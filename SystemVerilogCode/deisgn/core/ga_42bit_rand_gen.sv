==> flow/design.v <==
module ga_42bit_rand_gen #(
	parameter SIM_DLY 	= 1
	)	( 
	input 					clk, 
	input 					rstn,
	input 					sw_rst,
	output logic [41:0]			rand_42bit
	);
genvar gv0;
genvar gv1;
logic [0:41] 		lo_rand;
logic 			xor_41_40;
logic 			xor_19_18;
logic 			xor_41_40_19_18;
generate for (gv1=0 ; gv1<42 ; gv1++)
	begin: SET_OUTPUT
	assign rand_42bit [gv1] = lo_rand [41-gv1];
	end
endgenerate
assign xor_41_40 	= lo_rand[41] 	^ lo_rand[40];
assign xor_19_18 	= lo_rand[19] 	^ lo_rand[18];
assign xor_41_40_19_18 	= xor_41_40 	^ xor_19_18;
always_ff @ (posedge clk or negedge rstn) 
	begin
	if (~rstn)		lo_rand[0]  <= #SIM_DLY 1'b1;
	else
		begin
		if (sw_rst) 	lo_rand[0]  <= #SIM_DLY 1'b1;
		else		lo_rand[0]  <= #SIM_DLY xor_41_40_19_18;
		end	
	end
generate for (gv0=1 ; gv0<42 ; gv0++)
	begin: GEN_RAND_SHIFT_REG
	always_ff @ (posedge clk or negedge rstn) 
		begin
		if (~rstn)   		lo_rand[gv0]  <= #SIM_DLY 1'b0;
		else
			begin
			if (sw_rst) 	lo_rand[gv0]  <= #SIM_DLY 1'b0;
			else 		lo_rand[gv0]  <= #SIM_DLY lo_rand[gv0-1];
			end
		end	
	end
endgenerate
endmodule
==> Reports on ga_42bit_rand_gen <==
What the tools print for ga_42bit_rand_gen, step after step.
Line numbers count from 1 in the design file above.
Cell names lack the library's common part.
{ "design": {"design": "ga_42bit_rand_gen", "clock_port": "clk", "library": "sky130hd", "corner": "tt_025C_1v80"} }

==> Word-level counts <==
Counts by Yosys on the flattened word-level netlist (proc, flatten, opt, wreduce; memories kept). Register bits leave out memories and registers merged into their read ports (data or address); mux counts leave out enables and synchronous resets folded into registers. Print and check cells are left out. Cells with the same type and inputs are merged into one.
{ "classes": {"bitwise": 3, "muxes": 42} }
{ "ops": {"columns": ["cell", "count"], "rows": [
  ["two-way mux 1 bit", 42],
  ["XOR 1 bit", 3]
]} }
{ "word_totals": {"ff_bits": 42, "elab_cells": 87, "input_bits": 3, "output_inout_bits": 42} }

==> Longest topological paths <==
Yosys ltp: most cells in a row. Word level: on the elaborated netlist, between registers, memories and ports. Mapped: between sequential cells and ports; inverters and the memories' decode and read muxes count.
{ "logic_depth": {"word_depth": 3, "abc_area": 0, "ltp_mapped": 3, "mapped_depth_nobuf": 3} }

==> After synthesis <==
Yosys stat after the flow's synthesis: flattened, memories mapped to cells. It holds for the ABC_AREA given above (unset counts as 0); a run with the other value may have another netlist.
The area totals of this step are shown rounded.
{ "synth_totals": {"seq_area_um2": 1100, "mapped_area_um2": 1400, "ffs": 42, "mapped_cells": 91, "n_buf": 4} }
{ "types": {"columns": ["cell", "count", "type_area_um2"], "rows": [
  ["dfrtp_1", 41, 1.03E+03],
  ["nor2b_1", 41, 256.496],
  ["dfstp_2", 1, 26.275],
  ["buf_2", 4, 20.019],
  ["xor2_1", 2, 17.517],
  ["xnor2_1", 1, 8.758],
  ["nand2b_1", 1, 6.256]
]} }

==> Worst setup path after synthesis <==
Source: OpenSTA report_checks on the synthesized netlist (no wires, ideal clock, input and output delay 20% of the period each), path of least setup slack; recovery checks are left aside. Register names are those of the netlist, which keeps one name where synthesis merged equal registers.
{ "synth_path": {"path_type": "flip-flop to flip-flop", "startpoint": "register lo_rand", "endpoint": "register lo_rand", "arrival_ns": 0.789, "t_first_pin_ns": 0.000, "path_buffers": 0, "driving_pins": 4, "slack_ns": -0.052, "required_time_ns": 0.737, "clock_period_ns": 0.817, "setup_time_ns": 0.080, "delay_ns": 0.869, "synth_period_reached_ns": 0.869} }
"delay_ns" = arrival - input delay + setup time.
"driving_pins" counts driving pins, that of a launching flip-flop among them; a cell with two outputs on the path counts twice.
"synth_period_reached_ns" = period - worst setup slack (recovery checks aside). The figure is calculated, with input and output delays left at 20% of the set period.
An end named without its bit number is one bit of that signal or, where synthesis recoded a state register, one of its new flip-flops.
At most two assigning lines are given for a register; there are more.
{ "synth_between": {"cell_sequence": "dfrtp_1 -> xor2_1 -> xnor2_1 -> nand2b_1"} }
{ "synth_lines": {"columns": ["element", "line_no", "source"], "rows": [
  ["start, declared", 11, "logic [0:41] lo_rand;"],
  ["start, assigned", 36, "if (~rstn) lo_rand[gv0] <= #SIM_DLY 1'b0;"],
  ["start, assigned", 40, "else lo_rand[gv0] <= #SIM_DLY lo_rand[gv0-1];"],
  ["end, assigned", 25, "if (~rstn) lo_rand[0] <= #SIM_DLY 1'b1;"],
  ["end, assigned", 29, "else lo_rand[0] <= #SIM_DLY xor_41_40_19_18;"],
  ["end, declared", 11, null]
]} }
Chain of elaborated cells between the ends: none given.

==> Timing after layout <==
Path of least setup slack in the final report of run 2 (OpenROAD, finished layout, wires in). Where an end is a register, its clock arrival counts in the times.
{ "layout_path": {"path_type": "flip-flop to output port", "startpoint": "register lo_rand", "endpoint": "output port rand_42bit[41]", "arrival_ns": 0.93, "path_buffers": 1, "output_delay_ns": 0.13, "t_first_pin_ns": 0.29, "driving_pins": 2, "clock_period_ns": 0.632, "slack_ns": -0.42, "required_time_ns": 0.51} }
An end named without its bit number is one bit of that signal or, where synthesis recoded a state register, one of its new flip-flops.
At most two assigning lines are given for a register; there are more.
{ "layout_between": {"cell_sequence": "dfstp_2 -> buf_6"} }
{ "layout_lines": {"columns": ["element", "line_no", "source"], "rows": [
  ["start, declared", 11, "logic [0:41] lo_rand;"],
  ["start, assigned", 25, "if (~rstn) lo_rand[0] <= #SIM_DLY 1'b1;"],
  ["start, assigned", 29, "else lo_rand[0] <= #SIM_DLY xor_41_40_19_18;"],
  ["end, declared", 7, "output logic [41:0] rand_42bit"]
]} }
Chain of elaborated cells between the ends: none given.

Appendix: measured runs

Design ga_42bit_rand_gen on sky130hd. What follows are 2 stored runs of the flow, each under its own settings; their order means nothing. The constraints put input and output delay at 20% of the set period each and load the outputs with 0.01 pF.
"critical path time": the worst setup path's part of the clock period (all of it between registers, 20% less for each end at a port) less its slack. A launch clock that arrives late makes it longer, a capture clock that arrives late makes it shorter.
"power consumption" rests on the timing tool's default activity at the inputs, not on a simulated workload.
Results are given in rounded form.

==> run 1: settings <==
{ "period_ns": 1.43, "CORE_UTILIZATION": 65, "SETUP_SLACK_MARGIN": 0.12, "PLACE_DENSITY": 0.95, "CORE_ASPECT_RATIO": 0.61, "CORE_MARGIN": 3, "CTS_CLUSTER_SIZE": 63, "CTS_CLUSTER_DIAMETER": 160, "CAP_MARGIN": 15, "SLEW_MARGIN": 15, "MIN_ROUTING_LAYER": "met2", "MAX_ROUTING_LAYER": "met5" }
==> run 1: results <==
no final report: placement broke off with DPL-0033

==> run 2: settings <==
{ "period_ns": 0.632, "CORE_UTILIZATION": 57, "SETUP_SLACK_MARGIN": 0.02, "PLACE_DENSITY_LB_ADDON": 0.01, "CORE_ASPECT_RATIO": 1.74, "TNS_END_PERCENT": 5, "GPL_ROUTABILITY_DRIVEN": 1, "CTS_CLUSTER_DIAMETER": 190, "MIN_ROUTING_LAYER": "met2", "CAP_MARGIN": 20, "CORE_MARGIN": 2, "SLEW_MARGIN": 20 }
==> run 2: results <==
std-cell area (final layout): 1900 um^2
synthesis area: 1400 um^2
worst slack on setup checks: -0.42 ns
critical path time: 0.93 ns
critical path type: flip-flop to output port
power consumption: 5.0 mW
area inside the die boundary: 2800 um^2
